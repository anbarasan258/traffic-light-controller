==> flow/design.v <==
module traffic_rtl(clock,reset,north_light,south_light,east_light,west_light);
input clock,reset;
output reg [2:0] north_light,south_light,east_light,west_light;  
reg [2:0] state;
reg [3:0] count;
parameter [2:0] north=3'b000,north_yellow=3'b001,south=3'b010,south_yellow=3'b011,east=3'b100,east_yellow=3'b101,west=3'b110,west_yellow=3'b111;
always@(posedge clock)
begin
    if(reset)   
       begin
            state=north;
            count=4'b0000;
       end
     else
        begin
             case (state)
               north:
                   begin
                       if(count==4'b1111)   
                         begin
                         state=north_yellow;
                         count=4'b0000;
                         end
                       else
                         begin
                         state=north;
                         count=count+1;
                         end
                   end 
                north_yellow: 
                   begin
                       if(count==4'b0010)   
                         begin
                         state=south;
                         count=4'b0000;
                         end
                       else
                         begin
                         state=north_yellow;
                         count=count+1;
                         end
                   end 
                south:
                    begin
                       if(count==4'b1111)
                         begin
                         state=south_yellow;
                         count=4'b0000;
                         end
                       else
                         begin
                         state=south;
                         count=count+1;
                         end
                   end
                 south_yellow:
                        begin
                       if(count==4'b0010)
                         begin
                         state=east;
                         count=4'b0000;
                         end
                       else
                         begin
                         state=south_yellow;
                         count=count+1;
                         end
                   end 
                 east:
                    begin
                       if(count==4'b1111)
                         begin
                         state=east_yellow;
                         count=4'b0000;
                         end
                       else
                         begin
                         state=east;
                         count=count+1;
                         end
                   end 
                 east_yellow:
                     begin
                       if(count==4'b0010)
                         begin
                         state=west;
                         count=4'b0000;
                         end
                       else
                         begin
                         state=east_yellow;
                         count=count+1;
                         end
                   end  
                 west:
                   begin
                       if(count==4'b1111)
                         begin
                         state=west_yellow;
                         count=4'b0000;
                         end
                       else
                         begin
                         state=west;
                         count=count+1;
                         end
                   end 
                west_yellow:
                   begin
                       if(count==4'b0010)
                         begin
                         state=north;
                         count=4'b0000;
                         end
                       else
                         begin
                         state=west_yellow;
                         count=count+1;
                         end
                   end 
             endcase
        end
end 
always@(posedge clock)
begin
    case (state)
            north:
               begin
                  north_light=3'b001;  
                  south_light=3'b100;  
                  east_light=3'b100;  
                  west_light=3'b100;  
               end
             north_yellow:
               begin
                  north_light=3'b010;  
                  south_light=3'b100;  
                  east_light=3'b100;   
                  west_light=3'b100;   
               end 
              south:
                begin
                  north_light=3'b100;  
                  south_light=3'b001;  
                  east_light=3'b100;   
                  west_light=3'b100;   
               end
              south_yellow:
                begin
                  north_light=3'b100;  
                  south_light=3'b010;  
                  east_light=3'b100;   
                  west_light=3'b100;   
               end
              east:
                begin
                  north_light=3'b100;  
                  south_light=3'b100;  
                  east_light=3'b001;   
                  west_light=3'b100;   
               end
              east_yellow:
                begin
                  north_light=3'b100;  
                  south_light=3'b100;  
                  east_light=3'b010;   
                  west_light=3'b100;   
               end
             west:
               begin
                  north_light=3'b100;  
                  south_light=3'b100;  
                  east_light=3'b100;   
                  west_light=3'b001;   
               end
             west_yellow:
                begin
                  north_light=3'b100;  
                  south_light=3'b100;  
                  east_light=3'b100;   
                  west_light=3'b010;   
               end
        endcase
end 
endmodule
Tool chain data of traffic_rtl
What the tools print for traffic_rtl, step after step.
Lines are those of the file above, counted from 1.
Operators carry their Yosys type and port widths (W data, S select, Z words).
Library cell names are shortened.
{"block": "inputs", "top": "traffic_rtl", "clock": "clock", "lib": "sky130hd", "corner": "tt_025C_1v80"}

Elaborated design
Counts by Yosys on the flattened word-level netlist (proc, flatten, opt, wreduce; memories kept). Register bits leave out memories and registers merged into their read ports (data or address); mux counts leave out enables and synchronous resets folded into registers. Print and check cells are left out.
Memory sizes are those after Yosys's memory passes, which may raise the word count (mostly to a power of two), join words into wider ones and drop unused or constant bits.
{"block": "word_totals", "regBits": 7, "mem_bits_ro": 96, "clocked_rd_ports_x_width": 12, "mem_count": 1, "in_bits": 2, "output_inout_bits": 12, "word_cells": 28}
{"block": "mem_list", "memory": "(name not given)", "size": 8, "width": 12, "rd": 1, "write_ports": 0, "line_no": 126, "text": "case (state)"}
{"block": "classes", "add_sub_neg": 1, "eq_ne": 9, "n_mux": 12, "reduce_and_logical": 3}
{"block": "ops", "op": "$pmux W3 S8", "count": 1}
{"block": "ops", "op": "$eq A3 B3 Y1 const B", "count": 4}
{"block": "ops", "op": "$reduce_or A4 Y1", "count": 2}
{"block": "ops", "op": "$pmux W4 S2", "count": 1}
{"block": "ops", "op": "$mux W4", "count": 2}
{"block": "ops", "op": "$eq A3 B2 Y1 const B", "count": 2}
{"block": "ops", "op": "$mux W3", "count": 2}
{"block": "ops", "op": "$add A4 B1 Y4 const B", "count": 1}
{"block": "ops", "op": "$eq A4 B2 Y1 const B", "count": 1}
{"block": "ops", "op": "$eq A4 B4 Y1 const B", "count": 1}
{"block": "ops", "op": "$mux W2", "count": 2}
{"block": "ops", "op": "$mux W1", "count": 4}
{"block": "ops", "op": "$eq A3 B1 Y1 const B", "count": 1}
{"block": "ops", "op": "$logic_not A3 Y1", "count": 1}

Logic depth
Yosys ltp: most cells in a row. Word level: on the elaborated netlist, between registers, memories and ports. Mapped: between sequential cells and ports; inverters and the memories' decode and read muxes count.
{"block": "depth", "ltp_word": 3, "abc_area": 0, "depth_mapped": 5, "ltp_nobuf": 5}

Netlist
Source: synth_stat.txt of the flow (Yosys; design flattened, memories mapped). It holds for the ABC_AREA given above (unset counts as 0); a run with the other value may have another netlist.
Totals and module areas in this step are rounded.
{"block": "types", "type": "dfxtp_1", "count": 19, "type_area_um2": 380.365}
{"block": "types", "type": "nor2_1", "count": 12, "type_area_um2": 45.043}
{"block": "types", "type": "ha_1", "count": 2, "type_area_um2": 25.024}
{"block": "types", "type": "nand2b_1", "count": 3, "type_area_um2": 18.768}
{"block": "types", "type": "and4bb_4", "count": 1, "type_area_um2": 16.266}
{"block": "types", "type": "a21oi_1", "count": 3, "type_area_um2": 15.014}
{"block": "types", "type": "inv_1", "count": 4, "type_area_um2": 15.014}
{"block": "types", "type": "and4b_2", "count": 1, "type_area_um2": 11.261}
{"block": "types", "type": "or3_4", "count": 1, "type_area_um2": 11.261}
{"block": "types", "type": "a21o_2", "count": 1, "type_area_um2": 8.758}
{"block": "types", "type": "a31o_2", "count": 1, "type_area_um2": 8.758}
{"block": "types", "type": "o311ai_0", "count": 1, "type_area_um2": 8.758}
{"block": "types", "type": "xnor2_1", "count": 1, "type_area_um2": 8.758}
{"block": "types", "type": "xor2_1", "count": 1, "type_area_um2": 8.758}
{"block": "types", "type": "nand2_1", "count": 2, "type_area_um2": 7.507}
{"block": "types", "type": "or2b_1", "count": 1, "type_area_um2": 7.507}
{"block": "types", "type": "nor2_2", "count": 1, "type_area_um2": 6.256}
{"block": "types", "type": "or2_2", "count": 1, "type_area_um2": 6.256}
Other cell types: 3; their cells: 3.
{"block": "mapped", "cell_count": 59, "mapped_area_um2": 624, "seqArea_um2": 380, "ffs": 19, "buf_cells": 1}

Worst setup path after synthesis
Source: OpenSTA report_checks on the synthesized netlist (no wires, ideal clock, input and output delay 20% of the period each), path of least setup slack; recovery checks are left aside. Register names are those of the netlist, which keeps one name where synthesis merged equal registers.
{"block": "synth_path", "kind": "reg2reg", "start": "register count[0]", "end": "register count[3]", "period_ns": 1.55, "setup_time_ns": 0.062, "launch_ns": 0.000, "t_arrival_ns": 1.252, "required_time_ns": 1.488, "slack_ns": 0.236, "delay_ns": 1.314, "driving_pins": 6, "path_buffers": 0, "period_less_setup_slack_ns": 1.314}
"delay_ns" is the arrival time less input delay plus setup time.
"driving_pins": output pins that drive a net of the path, with the launching flip-flop's if there is one; two outputs of one cell count as two.
"period_less_setup_slack_ns" = period - worst setup slack (recovery checks aside). The figure is calculated, with input and output delays left at 20% of the set period.
Between the ends stands the longest chain of elaborated cells between them, by number of cells; it is not shown to be the way that was timed. Of several equally long chains one is given.
A line is the first line of the expression or statement that the cell stems from. Yosys adds cells for indexed reads and writes and turns some case tables into memories.
At most two assigning lines are given for a register; there are more.
{"block": "synth_between", "cell_sequence": "dfxtp_1 > inv_1 > ha_1 > and4bb_4 > or3_4 > nor2_2", "elab_chain_len": 3, "cells_between": 6, "classes_between": "1 x add/sub; 2 x eq/ne; 3 x mux"}
{"block": "synth_lines", "item": "from (decl)", "line_no": 5, "text": "reg [3:0] count;"}
{"block": "synth_lines", "item": "from (assign)", "line_no": 27, "text": "count=count+1;"}
{"block": "synth_lines", "item": "from (assign)", "line_no": 40, "text": "count=count+1;"}
{"block": "synth_lines", "item": "$add A4 B1 Y4", "line_no": 92, "text": "count=count+1;"}
{"block": "synth_lines", "item": "$mux W4", "line_no": 84, "text": "if(count==4'b0010)"}
{"block": "synth_lines", "item": "$pmux W4 S2", "line_no": 16, "text": "case (state)"}
{"block": "synth_lines", "item": "to (assign)", "line_no": 27}
{"block": "synth_lines", "item": "to (assign)", "line_no": 40}
{"block": "synth_lines", "item": "to (decl)", "line_no": 5}

Worst path after layout
Path of least setup slack in the final report of record 1 (OpenROAD, finished layout, wires in). Where an end is a register, its clock arrival counts in the times.
{"block": "layout_path", "kind": "reg2out", "start": "register west_light[2]", "end": "output port west_light[2]", "period_ns": 2.21, "out_delay_ns": 0.44, "launch_ns": 0.28, "t_arrival_ns": 1.16, "required_time_ns": 1.77, "slack_ns": 0.61, "driving_pins": 2, "path_buffers": 1}
At most two assigning lines are given for a register; there are more.
{"block": "layout_between", "cell_sequence": "dfxtp_1 > clkdlybuf4s50_1", "elab_chain_len": 0, "cells_between": 0, "cone_lines": 0}
{"block": "layout_lines", "item": "from (decl)", "line_no": 3, "text": "output reg [2:0] north_light,south_light,east_light,west_light;"}
{"block": "layout_lines", "item": "from (assign)", "line_no": 132, "text": "west_light=3'b100;"}
{"block": "layout_lines", "item": "from (assign)", "line_no": 139, "text": "west_light=3'b100;"}
{"block": "layout_lines", "item": "to (decl)", "line_no": 3}

Subject: flow runs of traffic_rtl

Hi,

Record of 2 stored runs of the RTL-to-layout flow on traffic_rtl, platform sky130hd. The runs are unordered. Constraints: input delay and output delay 20% of the set period each, output load 0.01 pF.
"total_power_mw" is the tool's figure for a default switching activity; nothing was simulated.
The results are shown rounded.

Record 1
==> flow/run.sh <==
#!/bin/bash
# the make line also repeats the synthesis and layout settings of config.mk as NAME=value (left out here)
make -C /OpenROAD-flow-scripts/flow DESIGN_CONFIG=/design/flow/config.mk WORK_HOME=/design/flow/orfs CLKGATE_MAP_FILE= finish
==> flow/config.mk <==
export PLATFORM = sky130hd
export DESIGN_NAME = traffic_rtl
export DESIGN_NICKNAME = traffic_rtl
export VERILOG_FILES = /design/flow/design.v
export SDC_FILE = /design/flow/constraint.sdc
export NUM_CORES = 4
export LEC_CHECK = 0
export CAP_MARGIN = 20
export CELL_PAD_IN_SITES_GLOBAL_PLACEMENT = 0
export CORE_MARGIN = 4
export CORE_UTILIZATION = 57
export CTS_CLUSTER_DIAMETER = 376
export CTS_CLUSTER_SIZE = 24
export SETUP_SLACK_MARGIN = 0.3
export SLEW_MARGIN = 30
export TNS_END_PERCENT = 55
==> flow/constraint.sdc <==
create_clock -name core_clock -period 2.21 [get_ports {clock}]
set_input_delay 0.4420 -clock core_clock [delete_from_list [all_inputs] [get_ports {clock}]]
set_output_delay 0.4420 -clock core_clock [all_outputs]
set_load 0.01 [all_outputs]

==> results of record 1, as JSON <==
{
  "yosys_chip_area_um2": 624,
  "total_die_area_um2": 1690,
  "worst_hold_slack_ns": 0.516,
  "ws_setup_ns": 0.606,
  "finish.utilization_pct": 81.0,
  "total_power_mw": 0.533
}

Record 2
==> flow/run.sh <==
#!/bin/bash
# the make line also repeats the synthesis and layout settings of config.mk as NAME=value (left out here)
make -C /OpenROAD-flow-scripts/flow DESIGN_CONFIG=/design/flow/config.mk WORK_HOME=/design/flow/orfs CLKGATE_MAP_FILE= finish
==> flow/config.mk <==
export PLATFORM = sky130hd
export DESIGN_NAME = traffic_rtl
export DESIGN_NICKNAME = traffic_rtl
export VERILOG_FILES = /design/flow/design.v
export SDC_FILE = /design/flow/constraint.sdc
export NUM_CORES = 4
export LEC_CHECK = 0
export CAP_MARGIN = 20
export CORE_MARGIN = 2
export CORE_UTILIZATION = 50
export SLEW_MARGIN = 20
==> flow/constraint.sdc <==
create_clock -name core_clock -period 1.43 [get_ports {clock}]
set_input_delay 0.2860 -clock core_clock [delete_from_list [all_inputs] [get_ports {clock}]]
set_output_delay 0.2860 -clock core_clock [all_outputs]
set_load 0.01 [all_outputs]

==> results of record 2, as JSON <==
{
  "ws_setup_ns": 0.068,
  "total_power_mw": 0.832,
  "yosys_chip_area_um2": 624,
  "finish.utilization_pct": 69.4,
  "total_die_area_um2": 1550,
  "worst_hold_slack_ns": 0.442
}

Regards
